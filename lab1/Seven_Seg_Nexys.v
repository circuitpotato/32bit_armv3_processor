==> flow/design.v <==
`timescale 1ns / 1ps
module Seven_Seg(
    input clk,   
    input [31:0] data,    
    output reg [7:0] anode,  
    output dp,   
    output reg [6:0] cathode  
    );
    reg [7:0] enable;    
    reg [3:0] data_disp;  
    reg [16:0] count_fast = 17'b0;   
    reg seven_seg_enable = 1'b0;     
     initial begin
        anode = 8'hFF;   
        cathode = 7'b1111111;     
        enable = 8'b00000001;    
     end
     assign dp = 1'b0;   
     always @(posedge clk) begin
         count_fast <= count_fast+1;     
         if(count_fast == 17'h1869F) begin   
            seven_seg_enable <= 1'b1;    
            count_fast <= 17'b0;     
         end
         else seven_seg_enable <= 0;     
     end
     always @(posedge clk) begin
         if(seven_seg_enable) begin  
            enable <= (enable == 8'h80)? 8'h01 : (enable << 1);  
            anode <= ~enable;    
         end
     end
      always @ (*) begin                       
        case (anode)     
            8'b11111110 : data_disp = data[3:0];
            8'b11111101 : data_disp = data[7:4];
            8'b11111011 : data_disp = data[11:8];
            8'b11110111 : data_disp = data[15:12];
            8'b11101111 : data_disp = data[19:16];
            8'b11011111 : data_disp = data[23:20];
            8'b10111111 : data_disp = data[27:24];
            8'b01111111 : data_disp = data[31:28];
            default : data_disp = 4'h0;
        endcase 
        case (data_disp)  
            4'h0 : cathode = 7'b1000000; 
            4'h1 : cathode = 7'b1111001;
            4'h2 : cathode = 7'b0100100;
            4'h3 : cathode = 7'b0110000;
            4'h4 : cathode = 7'b0011001;
            4'h5 : cathode = 7'b0010010;
            4'h6 : cathode = 7'b0000010;
            4'h7 : cathode = 7'b1111000;
            4'h8 : cathode = 7'b0000000;
            4'h9 : cathode = 7'b0010000;
            4'hA : cathode = 7'b0001000;
            4'hB : cathode = 7'b0000011;
            4'hC : cathode = 7'b1000110;
            4'hD : cathode = 7'b0100001;
            4'hE : cathode = 7'b0000110;
            4'hF : cathode = 7'b0001110;
         endcase
    end 
endmodule
Reports on Seven_Seg
The steps from the RTL of Seven_Seg to its reports follow in flow order.
Lines are those of the file above, counted from 1.
Operators carry their Yosys type and port widths (W data, S select, Z words).
Cell names lack the library's common part.
{ "inputs": {"top_module": "Seven_Seg", "clock": "clk", "cell_library": "sky130hd", "lib_corner": "tt_025C_1v80"} }

Word level
Yosys after proc, flatten, opt, wreduce and memory -nomap, before mapping. Enables and synchronous resets that opt folds into registers are not counted as muxes. Memory bits, and registers merged into a memory's read port (data or address), are not among the register bits. Print and check cells are not counted. Equal cells are merged and count once.
Yosys's memory passes give these memory sizes; they may raise the number of words (mostly to a power of two), join words into wider ones and drop unused or constant bits.
{ "op_classes": {"n_addsub": 1, "eq_ne": 10, "muxes": 2, "n_logic": 1} }
{ "op_table": {"columns": ["cell", "count"], "rows": [
  ["$eq A8 B8 Y1 const B", 8],
  ["$pmux W4 S8", 1],
  ["$add A17 B1 Y17 const B", 1],
  ["$eq A17 B17 Y1 const B", 1],
  ["$eq A8 B7 Y1 const B", 1],
  ["$not A8 Y8", 1],
  ["$mux W1", 1]
]} }
{ "bits": {"reg_bits": 34, "mem_bits_ro": 112, "n_memories": 1, "inputBits": 33, "word_cells": 19} }
{ "memory_table": {"columns": ["memory", "words", "word_bits", "rd", "wr", "line_no", "text"], "rows": [
  ["(name not given)", 16, 7, 1, 0, 45, "case (data_disp)"]
]} }

Longest topological paths
Longest topological path by Yosys (ltp), each cell counted once; first at word level (registers and memories cut), then after technology mapping (sequential cells cut; the memories' decode and read muxes count).
{ "depth": {"depth_word": 2, "ABC_AREA": 1, "ltp_mapped": 13, "ltp_nobuf": 13} }

Mapped cells and area
The flow's flattened synthesis, as Yosys stat reports it; memories are mapped. The netlist is that of the ABC_AREA named above (0 if unset); the other value can give another one.
Totals and module areas in this step are rounded.
{ "synth_totals": {"cell_count": 279, "area_um2": 2070, "seq_area_um2": 841, "ffs": 34, "buffers": 11} }
{ "types": {"columns": ["cell_type", "count", "area_total_um2"], "rows": [
  ["edfxtp_1", 16, 480.461],
  ["dfxtp_1", 18, 360.346],
  ["nand3_1", 48, 240.23],
  ["nand2_1", 59, 221.462],
  ["inv_1", 39, 146.39],
  ["nor2_1", 28, 105.101],
  ["ha_1", 7, 87.584],
  ["xor2_1", 8, 70.067],
  ["nand2_2", 9, 56.304],
  ["nand4_1", 6, 37.536],
  ["buf_6", 3, 33.782],
  ["o21ai_0", 6, 30.029],
  ["clkbuf_1", 7, 26.275],
  ["nor3_1", 5, 25.024],
  ["nor2_4", 2, 22.522],
  ["nand3_4", 1, 17.517],
  ["nor3_4", 1, 16.266],
  ["and3_1", 2, 12.512]
]} }
Other cell types: 10; their cells: 14.

Path before layout
Path of least setup slack by OpenSTA after synthesis, without wires, with an ideal clock, recovery checks aside; 20% of the period is set as input and as output delay. Where synthesis merged equal registers, the netlist keeps one of their names.
{ "synth_path": {"kind": "register to output", "start": "reg anode[6]", "end": "out cathode[0]", "clock_period_ns": 2.79, "out_delay_ns": 0.558, "t_first_pin_ns": 0.000, "t_arrival_ns": 1.784, "slack_ns": 0.448, "delay_ns": 1.784, "stages": 14, "period_less_setup_slack_ns": 2.342} }
"delay_ns" is the arrival time less input delay plus setup time.
A path that ends at an output port has no setup time.
"stages" counts driving pins, that of a launching flip-flop among them; a cell with two outputs on the path counts twice.
"period_less_setup_slack_ns" = period - worst setup slack (recovery checks aside). The figure is calculated, with input and output delays left at 20% of the set period.
The rows between start and end are the longest chain of elaborated cells between them; the timing report does not say that the signal goes this way. Where chains are equally long, one stands for them.
A line is the first line of the expression or statement that the cell stems from. Yosys adds cells for indexed reads and writes and turns some case tables into memories.
A memory read counts as a cell of the chain, while the word-level depth stops at memories.
{ "synth_via": {"path_cell_list": "edfxtp_1 nand2_2 nor2_4 buf_6 nand3_1 nand2_1 nor2_1 nand2_2 inv_1 ha_1 inv_1 o21ai_0 nand2_1 nand2_1", "elab_chain_cells": 3, "cone_cells": 10, "lines_between": 2, "cone_classes": "8 x eq/ne; 1 x mux; 1 x memory"} }
{ "synth_lines": {"columns": ["item", "line_no", "text"], "rows": [
  ["start, declared", 5, "output reg [7:0] anode,"],
  ["start, assigned", 30, "anode <= ~enable;"],
  ["$eq A8 B7 Y1", 34, "case (anode)"],
  ["$pmux W4 S8", 34, null],
  ["$mem_v2 Z16 W7", 45, "case (data_disp)"],
  ["end, declared", 7, "output reg [6:0] cathode"]
]} }

Worst path after layout
From the final timing report of run B: the path of least setup slack in the routed layout; clock arrival at registers is part of the times.
{ "layout_path": {"kind": "register to output", "start": "reg anode[7]", "end": "out cathode[6]", "clock_period_ns": 2.7, "out_delay_ns": 0.54, "t_first_pin_ns": 0.30, "t_arrival_ns": 2.31, "slack_ns": -0.15, "stages": 15} }
The rows between start and end are the longest chain of elaborated cells between them; the timing report does not say that the signal goes this way. Where chains are equally long, one stands for them.
A memory read counts as a cell of the chain, while the word-level depth stops at memories.
{ "layout_via": {"path_cell_list": "edfxtp_1 nand2_2 nor2_4 buf_12 buf_4 nand3_1 nand2_1 nor2_2 nand2_4 buf_4 nand2_4 o21ai_2 nand2_1 nand2_1 buf_2", "elab_chain_cells": 3, "cone_cells": 10, "lines_between": 2, "cone_classes": "8 x eq/ne; 1 x mux; 1 x memory"} }
{ "layout_lines": {"columns": ["item", "line_no", "text"], "rows": [
  ["start, declared", 5, "output reg [7:0] anode,"],
  ["start, assigned", 30, "anode <= ~enable;"],
  ["$eq A8 B7 Y1", 34, "case (anode)"],
  ["$pmux W4 S8", 34, null],
  ["$mem_v2 Z16 W7", 45, "case (data_disp)"],
  ["end, declared", 7, "output reg [6:0] cathode"]
]} }

Appendix: measured runs

Module Seven_Seg, platform sky130hd: 2 stored runs of the flow (Yosys, OpenROAD) with differing settings, in no particular order. Input and output delays are each 20% of the period that was set; the output load is 0.01 pF.
"clock period achieved" means the clock period less the worst setup slack. The figure is calculated, with input and output delays left at 20% of the set period.
"time on the worst setup path": the worst setup path's part of the clock period (all of it between registers, 20% less for each end at a port) less its slack. A launch clock that arrives late makes it longer, a capture clock that arrives late makes it shorter.
"total power after layout": no workload was simulated; the value follows from the tool's default switching activity.
The measured numbers are rounded.

==> run A: settings <==
{ "period_ns": 2.15, "CORE_UTILIZATION": 35, "SETUP_SLACK_MARGIN": 0.51, "PLACE_DENSITY_LB_ADDON": 0.14, "CORE_ASPECT_RATIO": 1.37, "CORE_MARGIN": 9, "CELL_PAD_IN_SITES_GLOBAL_PLACEMENT": 3, "ABC_AREA": 1, "CTS_CLUSTER_DIAMETER": 108, "CAP_MARGIN": 0, "SLEW_MARGIN": 10 }
==> run A: results <==
no final report: placement broke off with FLW-0024

==> run B: settings <==
{ "period_ns": 2.7, "CORE_UTILIZATION": 57, "SETUP_SLACK_MARGIN": 0.37, "PLACE_DENSITY": 0.44, "CORE_ASPECT_RATIO": 1.52, "ABC_AREA": 1, "CTS_CLUSTER_SIZE": 19, "CTS_CLUSTER_DIAMETER": 186, "MIN_ROUTING_LAYER": "met1", "CAP_MARGIN": 20, "CORE_MARGIN": 2, "SLEW_MARGIN": 20 }
==> run B: results <==
time on the worst setup path: 2.31 ns
worst setup path kind: register to output
standard-cell area after routing: 3290 µm²
Yosys chip area after synthesis: 2070 µm²
total power after layout: 1.06 mW
post-route utilization: 92.9%
full die area: 4150 µm²
summed negative setup slack: -0.741 ns
setup slack of the critical path: -0.146 ns
clock period achieved: 2.846 ns
